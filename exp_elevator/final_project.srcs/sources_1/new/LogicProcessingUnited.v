==> flow/design.v <==
`timescale 1ns / 1ps
module LogicProcessingUnited(
input up,
input down,
input toOne,
input toTwo,
input clk_50mhz,
input rst,
input start_stop,
output reg [3:0] led_drive,
output reg [3:0] state,
output reg [1:0] floor,
output reg buzzer
);
reg [3:0] flag=0;
reg [31:0] cnt=0;
reg [31:0] count=0;
always@(posedge clk_50mhz)
begin
if(!rst)
begin
if(count==199999999)
begin   
    count<=0;
    cnt<=0;
led_drive<=0;
state=0;
floor<=1;
end
else
begin
    count<=count+1;
    state=3;
end
end
else if(start_stop)
begin
if(led_drive)
begin
if(cnt==199999999)
begin
cnt<=0;
if(floor==1)
begin
floor=2;
end
else
begin
floor=1;
end
state=0; 
led_drive=0;
buzzer=1;
end
else
begin
cnt=cnt+1;
buzzer=0;
if((led_drive==4'b1000)&&(toOne))
begin
led_drive=4'b1100;
flag=1;
end
else if((led_drive==4'b1000)&&(down))
begin
led_drive=4'b1001;
flag=2; 
end
else if((led_drive==4'b0100)&&(toTwo))
begin
led_drive=4'b1100;
flag=3;
end
else if((led_drive==4'b0100)&&(up))
begin
led_drive=4'b0110;
flag=4;
end
end
end
else if((down)&&(state==0)) 
begin
if(floor!=1) 
begin
state=1; 
led_drive=4'b0001;
end
end
else if((up)&&(state==0))
begin
if(floor!=2)
begin
state=2; 
led_drive=4'b0010;
end
end
else if((toOne)&&floor==2)
begin
state=1; 
led_drive=4'b0100;
end
else if((toTwo)&&floor==1)
begin
state=2; 
led_drive=4'b1000;
end
else if(flag==1)
begin
flag=0;
state=1;
led_drive=4'b0100;
end
else if(flag==2)
begin
flag=0;
state=1;
led_drive=4'b0001;
end
else if(flag==3)
begin
flag=0;
state=2;
led_drive=4'b1000;
end
else if(flag==4)
begin
flag=0;
state=2;
led_drive=4'b0010;
end
end
end
endmodule
Tool chain data of LogicProcessingUnited
What the tools print for LogicProcessingUnited, step after step.
Line numbers count from 1 in the design file above.
Operators carry their Yosys type and port widths (W data, S select, Z words).
{"block": "inputs", "top_module": "LogicProcessingUnited", "clock": "clk_50mhz", "cell_library": "sky130hd", "corner": "tt_025C_1v80"}

Elaborated design
Counts by Yosys on the flattened word-level netlist (proc, flatten, opt, wreduce; memories kept). Register bits leave out memories and registers merged into their read ports (data or address). Print and check cells are left out. Cells with the same type and inputs are merged into one.
{"block": "word_totals", "ff_bits": 79, "latchBits": 0, "ramBits": 0, "rom_bits": 0, "clocked_rd_ports_x_width": 0, "mem_count": 0, "input_bits": 7, "out_inout_bits": 11}
{"block": "op_classes", "add_sub_neg": 2, "n_mul": 0, "div": 0, "n_cmp": 0, "n_eq": 26, "n_shift": 0, "muxes": 57, "n_logic": 0, "reduce_and_logical": 18}
{"block": "op_table", "cell": "$mux W4", "count": 44}
{"block": "op_table", "cell": "$mux W32", "count": 5}
{"block": "op_table", "cell": "$add A32 B1 Y32 const B", "count": 2}
{"block": "op_table", "cell": "$eq A32 B28 Y1 const B", "count": 2}
{"block": "op_table", "cell": "$ne A2 B1 Y1 const B", "count": 8}
{"block": "op_table", "cell": "$mux W2", "count": 7}
{"block": "op_table", "cell": "$ne A10 B1 Y1 const B", "count": 1}
{"block": "op_table", "cell": "$reduce_and A9 Y1", "count": 1}
{"block": "op_table", "cell": "$logic_and A1 B1 Y1", "count": 8}
{"block": "op_table", "cell": "$eq A4 B2 Y1 const B", "count": 2}
{"block": "op_table", "cell": "$eq A4 B3 Y1 const B", "count": 2}
{"block": "op_table", "cell": "$ne A7 B2 Y1 const B", "count": 1}
{"block": "op_table", "cell": "$reduce_and A3 Y1", "count": 2}
{"block": "op_table", "cell": "$reduce_and A6 Y1", "count": 1}
{"block": "op_table", "cell": "$ne A5 B4 Y1 const B", "count": 1}
{"block": "op_table", "cell": "$ne A5 B5 Y1 const B", "count": 1}
{"block": "op_table", "cell": "$reduce_and A5 Y1", "count": 1}
{"block": "op_table", "cell": "$reduce_bool A5 Y1", "count": 1}
{"block": "op_table", "cell": "$ne A2 B2 Y1 const B", "count": 2}
{"block": "op_table", "cell": "$eq A4 B1 Y1 const B", "count": 1}
{"block": "op_table", "cell": "$ne A4 B3 Y1 const B", "count": 1}
{"block": "op_table", "cell": "$eq A4 B4 Y1 const B", "count": 1}
{"block": "op_table", "cell": "$logic_not A4 Y1", "count": 1}
{"block": "op_table", "cell": "$reduce_and A4 Y1", "count": 1}
{"block": "op_table", "cell": "$reduce_bool A4 Y1", "count": 1}
{"block": "op_table", "cell": "$ne A3 B2 Y1 const B", "count": 1}
{"block": "op_table", "cell": "$eq A2 B1 Y1 const B", "count": 1}
{"block": "op_table", "cell": "$eq A2 B2 Y1 const B", "count": 1}
Not listed: further kinds 2, cells in them 2.

Longest topological paths
Yosys ltp: most cells in a row. Word level: on the elaborated netlist, between registers, memories and ports. Mapped: between sequential cells and ports; inverters and the memories' decode and read muxes count.
{"block": "logic_depth", "word_depth": 12, "abc_area": 0, "mapped_depth": 8, "mapped_depth_nobuf": 7}

Synthesis result
The flow's flattened synthesis, as Yosys stat reports it; memories are mapped. The netlist is that of the ABC_AREA named above (0 if unset); the other value can give another one.
{"block": "by_type", "type": "sky130_fd_sc_hd__edfxtp_1", "count": 76, "area_total_um2": 2.28E+03}
{"block": "by_type", "type": "sky130_fd_sc_hd__xor2_1", "count": 38, "area_total_um2": 332.819}
{"block": "by_type", "type": "sky130_fd_sc_hd__nor2_1", "count": 65, "area_total_um2": 243.984}
{"block": "by_type", "type": "sky130_fd_sc_hd__xnor2_1", "count": 24, "area_total_um2": 210.202}
{"block": "by_type", "type": "sky130_fd_sc_hd__nand4_1", "count": 24, "area_total_um2": 150.144}
{"block": "by_type", "type": "sky130_fd_sc_hd__nand3_1", "count": 27, "area_total_um2": 135.13}
{"block": "by_type", "type": "sky130_fd_sc_hd__nand2_1", "count": 23, "area_total_um2": 86.333}
{"block": "by_type", "type": "sky130_fd_sc_hd__and3_1", "count": 10, "area_total_um2": 62.56}
{"block": "by_type", "type": "sky130_fd_sc_hd__and4_1", "count": 6, "area_total_um2": 52.55}
{"block": "by_type", "type": "sky130_fd_sc_hd__buf_8", "count": 3, "area_total_um2": 45.043}
{"block": "by_type", "type": "sky130_fd_sc_hd__a21oi_1", "count": 7, "area_total_um2": 35.034}
{"block": "by_type", "type": "sky130_fd_sc_hd__nor3_1", "count": 7, "area_total_um2": 35.034}
{"block": "by_type", "type": "sky130_fd_sc_hd__and4_2", "count": 3, "area_total_um2": 30.029}
{"block": "by_type", "type": "sky130_fd_sc_hd__inv_1", "count": 8, "area_total_um2": 30.029}
{"block": "by_type", "type": "sky130_fd_sc_hd__a31o_2", "count": 3, "area_total_um2": 26.275}
{"block": "by_type", "type": "sky130_fd_sc_hd__nor4b_1", "count": 3, "area_total_um2": 26.275}
{"block": "by_type", "type": "sky130_fd_sc_hd__ha_1", "count": 2, "area_total_um2": 25.024}
{"block": "by_type", "type": "sky130_fd_sc_hd__nor4_1", "count": 4, "area_total_um2": 25.024}
Other cell types: 35; their cells: 59.
{"block": "synth_totals", "stdcells": 392, "yosys_area_mm2": 0.0042691, "sequential_area_mm2": 0.0022822, "ff_cells": 76, "n_buf": 13}

Timing after synthesis
Source: OpenSTA report_checks on the synthesized netlist (no wires, ideal clock, input and output delay 20% of the period each), path of least setup slack; recovery checks are left aside. Register names are those of the netlist, which keeps one name where synthesis merged equal registers.
{"block": "synth_timing", "path_kind": "reg-to-reg", "start": "register count[0]", "end": "register cnt[0]", "clock_period_ps": 4050, "setup_ps": 466, "launch_ps": 0, "t_arrival_ps": 3661, "setup_slack_ps": -77, "path_delay_ps": 4127, "stages": 8, "n_path_buf": 1, "period_less_setup_slack_ps": 4127}
"path_delay_ps" = arrival - input delay + setup time.
"stages": output pins that drive a net of the path, with the launching flip-flop's if there is one; two outputs of one cell count as two.
"period_less_setup_slack_ps" = period - worst setup slack (recovery checks aside). The figure is calculated, with input and output delays left at 20% of the set period.
Between the ends stands the longest chain of elaborated cells between them, by number of cells; it is not shown to be the way that was timed. Of several equally long chains one is given.
A line is the first line of the expression or statement that the cell stems from. Yosys adds cells for indexed reads and writes and turns some case tables into memories.
A register here has more assigning lines than the two given.
The path ends at the enable pin of a flip-flop; only ways to that pin are counted.
{"block": "synth_between", "path_cell_list": "sky130_fd_sc_hd__edfxtp_1 sky130_fd_sc_hd__ha_1 sky130_fd_sc_hd__nand4_1 sky130_fd_sc_hd__nor2_1 sky130_fd_sc_hd__and4_1 sky130_fd_sc_hd__buf_2 sky130_fd_sc_hd__inv_1 sky130_fd_sc_hd__o21ai_0", "elab_chain_len": 3}
{"block": "synth_rtl", "element": "from (decl)", "line_no": 17, "rtl": "reg [31:0] count=0;"}
{"block": "synth_rtl", "element": "from (assign)", "line_no": 24, "rtl": "count<=0;"}
{"block": "synth_rtl", "element": "from (assign)", "line_no": 32, "rtl": "count<=count+1;"}
{"block": "synth_rtl", "element": "$eq A32 B28 Y1", "line_no": 22, "rtl": "if(count==199999999)"}
{"block": "synth_rtl", "element": "$reduce_bool A2 Y1"}
{"block": "synth_rtl", "element": "$reduce_and A3 Y1"}
{"block": "synth_rtl", "element": "to (assign)", "line_no": 25, "rtl": "cnt<=0;"}
{"block": "synth_rtl", "element": "to (assign)", "line_no": 57, "rtl": "cnt=cnt+1;"}
{"block": "synth_rtl", "element": "to (decl)", "line_no": 16, "rtl": "reg [31:0] cnt=0;"}

Worst path after layout
Path of least setup slack in the final report of run 1 (OpenROAD, finished layout, wires in). Where an end is a register, its clock arrival counts in the times.
The report prints the path's times to 10 ps; the period is as set.
{"block": "layout_timing", "path_kind": "input-to-reg", "start": "input port down", "end": "register led_drive[0]", "clock_period_ps": 4810, "in_delay_ps": 960, "setup_ps": 330, "launch_ps": 960, "t_arrival_ps": 2650, "setup_slack_ps": 2170, "stages": 5, "n_path_buf": 1}
Between the ends stands the longest chain of elaborated cells between them, by number of cells; it is not shown to be the way that was timed. Of several equally long chains one is given.
A register here has more assigning lines than the two given.
The path ends at the enable pin of a flip-flop; only ways to that pin are counted.
{"block": "layout_between", "path_cell_list": "sky130_fd_sc_hd__clkdlybuf4s50_1 sky130_fd_sc_hd__o21ai_0 sky130_fd_sc_hd__a21boi_0 sky130_fd_sc_hd__a21oi_1 sky130_fd_sc_hd__a311oi_2", "elab_chain_len": 3}
{"block": "layout_rtl", "element": "from (decl)", "line_no": 4, "rtl": "input down,"}
{"block": "layout_rtl", "element": "$logic_and A1 B1 Y1", "line_no": 64, "rtl": "else if((led_drive==4'b1000)&&(down))"}
{"block": "layout_rtl", "element": "$ne A7 B2 Y1"}
{"block": "layout_rtl", "element": "$reduce_and A6 Y1"}
{"block": "layout_rtl", "element": "to (assign)", "line_no": 61, "rtl": "led_drive=4'b1100;"}
{"block": "layout_rtl", "element": "to (assign)", "line_no": 66, "rtl": "led_drive=4'b1001;"}
{"block": "layout_rtl", "element": "to (decl)", "line_no": 10, "rtl": "output reg [3:0] led_drive,"}

Ticket comment

LogicProcessingUnited through Yosys and OpenROAD on sky130hd: 2 stored runs, unordered, with their settings and measured results. The constraints put input and output delay at 20% of the set period each and load the outputs with 0.01 pF.
"clock_period_reached_ps" is the run's clock period less its worst setup slack. It is reckoned from that one timing run; input and output delays stay at 20% of the period that was set.
"final_power_w": no workload was simulated; the value follows from the tool's default switching activity.

{"run": "run 1", "settings": { "period_ns": 4.81, "SETUP_SLACK_MARGIN": -0.38, "CAP_MARGIN": 20, "CORE_MARGIN": 2, "CORE_UTILIZATION": 40, "SLEW_MARGIN": 20 }, "results": { "ys_area_mm2": 0.0042691, "clock_period_reached_ps": 2639, "worst_setup_slack_ps": 2171, "worst_hold_slack_ps": 599, "final_power_w": 0.001322, "layout_utilization_pct": 45.2, "die_mm2": 0.0115154 }}
{"run": "run 2", "settings": { "period_ns": 2.79, "CORE_UTILIZATION": 24, "PLACE_DENSITY_LB_ADDON": 0.23, "CORE_ASPECT_RATIO": 1.41, "CORE_MARGIN": 8, "CELL_PAD_IN_SITES_GLOBAL_PLACEMENT": 2, "CELL_PAD_IN_SITES_DETAIL_PLACEMENT": 2, "CTS_CLUSTER_DIAMETER": 122, "CAP_MARGIN": 35, "MIN_ROUTING_LAYER": "met1", "MAX_ROUTING_LAYER": "met4", "SLEW_MARGIN": 20 }, "results": { "layout_utilization_pct": 28.6, "clock_period_reached_ps": 2426, "final_power_w": 0.002825, "worst_setup_slack_ps": 364, "worst_hold_slack_ps": 594, "ys_area_mm2": 0.0042691, "die_mm2": 0.0223752 }}
