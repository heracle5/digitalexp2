==> flow/design.v <==
`timescale 1ns / 1ps
module dynamic(input clk,
input [3:0] state,
output reg [4:0] led,
input start_stop,
input reset);
reg[1:0] flag=2;
reg[5:0] state_reg;
always@(posedge clk)
begin
if(!reset)
begin
state_reg <= 0;
led=5'b00000;
end
else if(start_stop)
begin
if((state==0)&(flag==1))
begin
led = 5'b00001;
end
else if((state==0)&(flag==2))
begin
led= 5'b10000;
end
else if(state==2)
begin
if(state_reg==0)
begin
led=5'b01000;
state_reg=1;
end
else if(state_reg==1)
begin
led=5'b00100;
state_reg=2;
end
else if(state_reg==2)
begin
led=5'b00010;
state_reg=3;
end
else if(state_reg==3)
begin
led=5'b00001;
state_reg=0;
flag=1;
end
end
else if(state==1)
begin
if(state_reg==0)
begin
led=5'b00010;
state_reg=1;
end
else if(state_reg==1)
begin
led=5'b00100;
state_reg=2;
end
else if(state_reg==2)
begin
led=5'b01000;
state_reg=3;
end
else if(state_reg==3)
begin
led=5'b10000;
state_reg=0;
flag=2;
end
end
end
end
endmodule
Step by step through the tools: dynamic
The steps from the RTL of dynamic to its reports follow in flow order.
Lines are those of the file above, counted from 1.
Operators: Yosys type, input widths -> output width; for muxes data width and select width s.
Library cell names are shortened.
{ "inputs": {"top": "dynamic", "clk_port": "clk", "lib": "sky130hd", "corner": "tt_025C_1v80"} }

Elaborated design
Yosys after proc, flatten, opt, wreduce and memory -nomap, before mapping. Memory bits, and registers merged into a memory's read port (data or address), are not among the register bits. Print and check cells are not counted. Equal cells are merged and count once.
{ "word_totals": {"ff_bits": 13, "latch_bits": 0, "ram_bits": 0, "rom_bits": 0, "clocked_rd_ports_x_width": 0, "n_memories": 0, "input_bits": 7, "output_inout_bits": 5, "elab_cells": 53} }
{ "classes": {"add_sub_neg": 0, "mul": 0, "n_div": 0, "cmp": 0, "n_eq": 7, "shifts": 0, "mux": 28, "bitwise": 7, "n_reduce_logical": 8} }
{ "op_table": {"columns": ["operator", "n"], "rows": [
  ["$mux 5", 12],
  ["$mux 6", 6],
  ["$mux 2", 10],
  ["$eq 6x2->1 const B", 2],
  ["$reduce_and 9->1", 1],
  ["$eq 6x1->1 const B", 1],
  ["$logic_not 6->1", 1],
  ["$reduce_bool 6->1", 1],
  ["$not 1->1", 5],
  ["$eq 4x1->1 const B", 1],
  ["$eq 4x2->1 const B", 1],
  ["$logic_not 4->1", 1],
  ["$reduce_and 4->1", 1],
  ["$reduce_bool 4->1", 1],
  ["$reduce_and 3->1", 1],
  ["$and 1x1->1", 2],
  ["$eq 2x1->1 const B", 1],
  ["$eq 2x2->1 const B", 1],
  ["$reduce_bool 2->1", 1]
]} }

Depth
Depth = most cells in a row (Yosys ltp): at word level without a register or memory, in the mapped netlist without a sequential cell, where the memories' decode and read muxes count.
{ "depth": {"ltp_word": 9, "ABC_AREA": 0, "depth_mapped": 6, "ltp_nobuf": 6} }

Netlist
Source: synth_stat.txt of the flow (Yosys; design flattened, memories mapped). It holds for the ABC_AREA given above (unset counts as 0); a run with the other value may have another netlist.
{ "types": {"columns": ["cell_type", "n", "type_area_um2"], "rows": [
  ["dfxtp_1", 9, 180.173],
  ["edfxtp_1", 2, 60.058],
  ["mux2i_1", 4, 40.038],
  ["nand3_1", 7, 35.034],
  ["a21oi_1", 5, 25.024],
  ["mux2_2", 2, 22.522],
  ["nand3b_1", 3, 22.522],
  ["nor2_1", 6, 22.522],
  ["nor3b_1", 2, 15.014],
  ["o2111ai_2", 1, 15.014],
  ["nand4bb_1", 1, 11.261],
  ["or3_4", 1, 11.261],
  ["buf_2", 2, 10.01],
  ["o21ai_0", 2, 10.01],
  ["or4b_1", 1, 10.01],
  ["a211o_1", 1, 8.758],
  ["a21oi_2", 1, 8.758],
  ["a22o_1", 1, 8.758]
]} }
Not listed: further types 9, cells in them 10.
{ "synth_totals": {"cell_count": 61, "synth_area_mm2": 0.0005793, "sequential_area_mm2": 0.0002402, "ff_cells": 11, "n_buf": 2} }

Path before layout
OpenSTA on the mapped netlist: ideal clock, no wires. The path of least setup slack (recovery checks aside). Input and output delay are each 20% of the period. Register names are those of the netlist, which keeps one name where synthesis merged equal registers.
{ "synth_path": {"path_kind": "input to register", "from": "input state[0]", "to": "register led[0]", "clock_period_ps": 1970, "in_delay_ps": 394, "setup_time_ps": 66, "t_first_pin_ps": 394, "arrival_time_ps": 1754, "t_required_ps": 1904, "setup_slack_ps": 149, "delay_ps": 1426, "driving_pins": 5, "path_buffers": 1, "synth_period_reached_ps": 1821} }
"delay_ps" is the arrival time less input delay plus setup time.
"driving_pins" counts driving pins, that of a launching flip-flop among them; a cell with two outputs on the path counts twice.
"synth_period_reached_ps" = period - worst setup slack (recovery checks aside). The figure is calculated, with input and output delays left at 20% of the set period.
Between the ends stands the longest chain of elaborated cells between them, by number of cells; it is not shown to be the way that was timed. Of several equally long chains one is given.
Each line given opens the expression or statement behind the cell; cells for indexed reads and writes are added by Yosys, which also makes memories of some case tables.
At most two assigning lines are given for a register; there are more.
{ "synth_between": {"cell_sequence": "or3_4 -> or4b_1 -> buf_2 -> a211o_1 -> a21oi_2", "elab_chain_cells": 5, "cone_cells": 12, "classes_between": "eq/ne (2); mux (4); logic (2); reduce/logical (4)"} }
{ "synth_lines": {"columns": ["element", "line_no", "text"], "rows": [
  ["start: declaration", 3, "input [3:0] state,"],
  ["$eq 4x1->1", 50, "else if(state==1)"],
  ["$mux 5", 50, null],
  ["$mux 5", 26, "else if(state==2)"],
  ["$mux 5", 22, "else if((state==0)&(flag==2))"],
  ["$mux 5", 18, "if((state==0)&(flag==1))"],
  ["end: assignment", 14, "led=5'b00000;"],
  ["end: assignment", 20, "led = 5'b00001;"],
  ["end: declaration", 4, "output reg [4:0] led,"]
]} }

Worst path after layout
From the final timing report of job 2: the path of least setup slack in the routed layout; clock arrival at registers is part of the times.
The report prints the path's times to 10 ps; the period is as set.
{ "layout_path": {"path_kind": "input to register", "from": "input state[0]", "to": "register led[0]", "clock_period_ps": 2240, "in_delay_ps": 450, "setup_time_ps": 60, "t_first_pin_ps": 450, "arrival_time_ps": 1950, "t_required_ps": 2450, "setup_slack_ps": 510, "driving_pins": 6, "path_buffers": 2} }
Between the ends stands the longest chain of elaborated cells between them, by number of cells; it is not shown to be the way that was timed. Of several equally long chains one is given.
At most two assigning lines are given for a register; there are more.
{ "layout_between": {"cell_sequence": "buf_8 -> or3_4 -> or4b_4 -> buf_6 -> a211o_1 -> a21oi_2", "elab_chain_cells": 5, "cone_cells": 12, "classes_between": "eq/ne (2); mux (4); logic (2); reduce/logical (4)"} }
{ "layout_lines": {"columns": ["element", "line_no", "text"], "rows": [
  ["start: declaration", 3, "input [3:0] state,"],
  ["$eq 4x1->1", 50, "else if(state==1)"],
  ["$mux 5", 50, null],
  ["$mux 5", 26, "else if(state==2)"],
  ["$mux 5", 22, "else if((state==0)&(flag==2))"],
  ["$mux 5", 18, "if((state==0)&(flag==1))"],
  ["end: assignment", 14, "led=5'b00000;"],
  ["end: assignment", 20, "led = 5'b00001;"],
  ["end: declaration", 4, "output reg [4:0] led,"]
]} }

Flow measurements of dynamic on sky130hd: 2 stored runs with different settings, listed in no order. Input and output delays are each 20% of the period that was set; the output load is 0.01 pF.
"achieved_period_ps" = clock period - worst setup slack. The figure is calculated, with input and output delays left at 20% of the set period.
By "critical_path_time_ps" is meant the share of the clock period that the worst setup path is allowed (20% is reserved at inputs, 20% at outputs), minus its slack. Clock arrival times at its registers enter into it.
"power_total_w" is the tool's figure for a default switching activity; nothing was simulated.
"critical_path_time_ps" is known to 10 ps.
[
  {
    "run": "job 1",
    "settings": { "period_ns": 2.86, "CORE_UTILIZATION": 47, "SETUP_SLACK_MARGIN": 0.16, "PLACE_DENSITY_LB_ADDON": 0.24, "CORE_MARGIN": 9, "CELL_PAD_IN_SITES_GLOBAL_PLACEMENT": 3, "CELL_PAD_IN_SITES_DETAIL_PLACEMENT": 2, "GPL_TIMING_DRIVEN": 1, "GPL_ROUTABILITY_DRIVEN": 0, "CTS_CLUSTER_SIZE": 80, "SLEW_MARGIN": 30, "CAP_MARGIN": 20 },
    "outcome": "no results, placement failed with FLW-0024"
  },
  {
    "run": "job 2",
    "settings": { "period_ns": 2.24, "CORE_UTILIZATION": 25, "SETUP_SLACK_MARGIN": 0.46, "PLACE_DENSITY_LB_ADDON": 0.05, "CELL_PAD_IN_SITES_GLOBAL_PLACEMENT": 3, "TNS_END_PERCENT": 20, "ABC_AREA": 0, "GPL_TIMING_DRIVEN": 0, "CTS_CLUSTER_SIZE": 75, "CAP_MARGIN": 10, "SLEW_MARGIN": 5, "MAX_ROUTING_LAYER": "met5", "CORE_MARGIN": 2 },
    "results": { "achieved_period_ps": 1735, "critical_path_time_ps": 1290, "worst_setup_path_type": "input to register", "synthArea_mm2": 0.0005793, "ws_setup_ps": 505, "power_total_w": 0.0003882, "util_frac": 0.362, "total_negative_slack_ps": 0, "worst_hold_slack_ps": 467, "die_footprint_mm2": 0.0027181, "layout_stdcell_area_mm2": 0.000792 }
  }
]
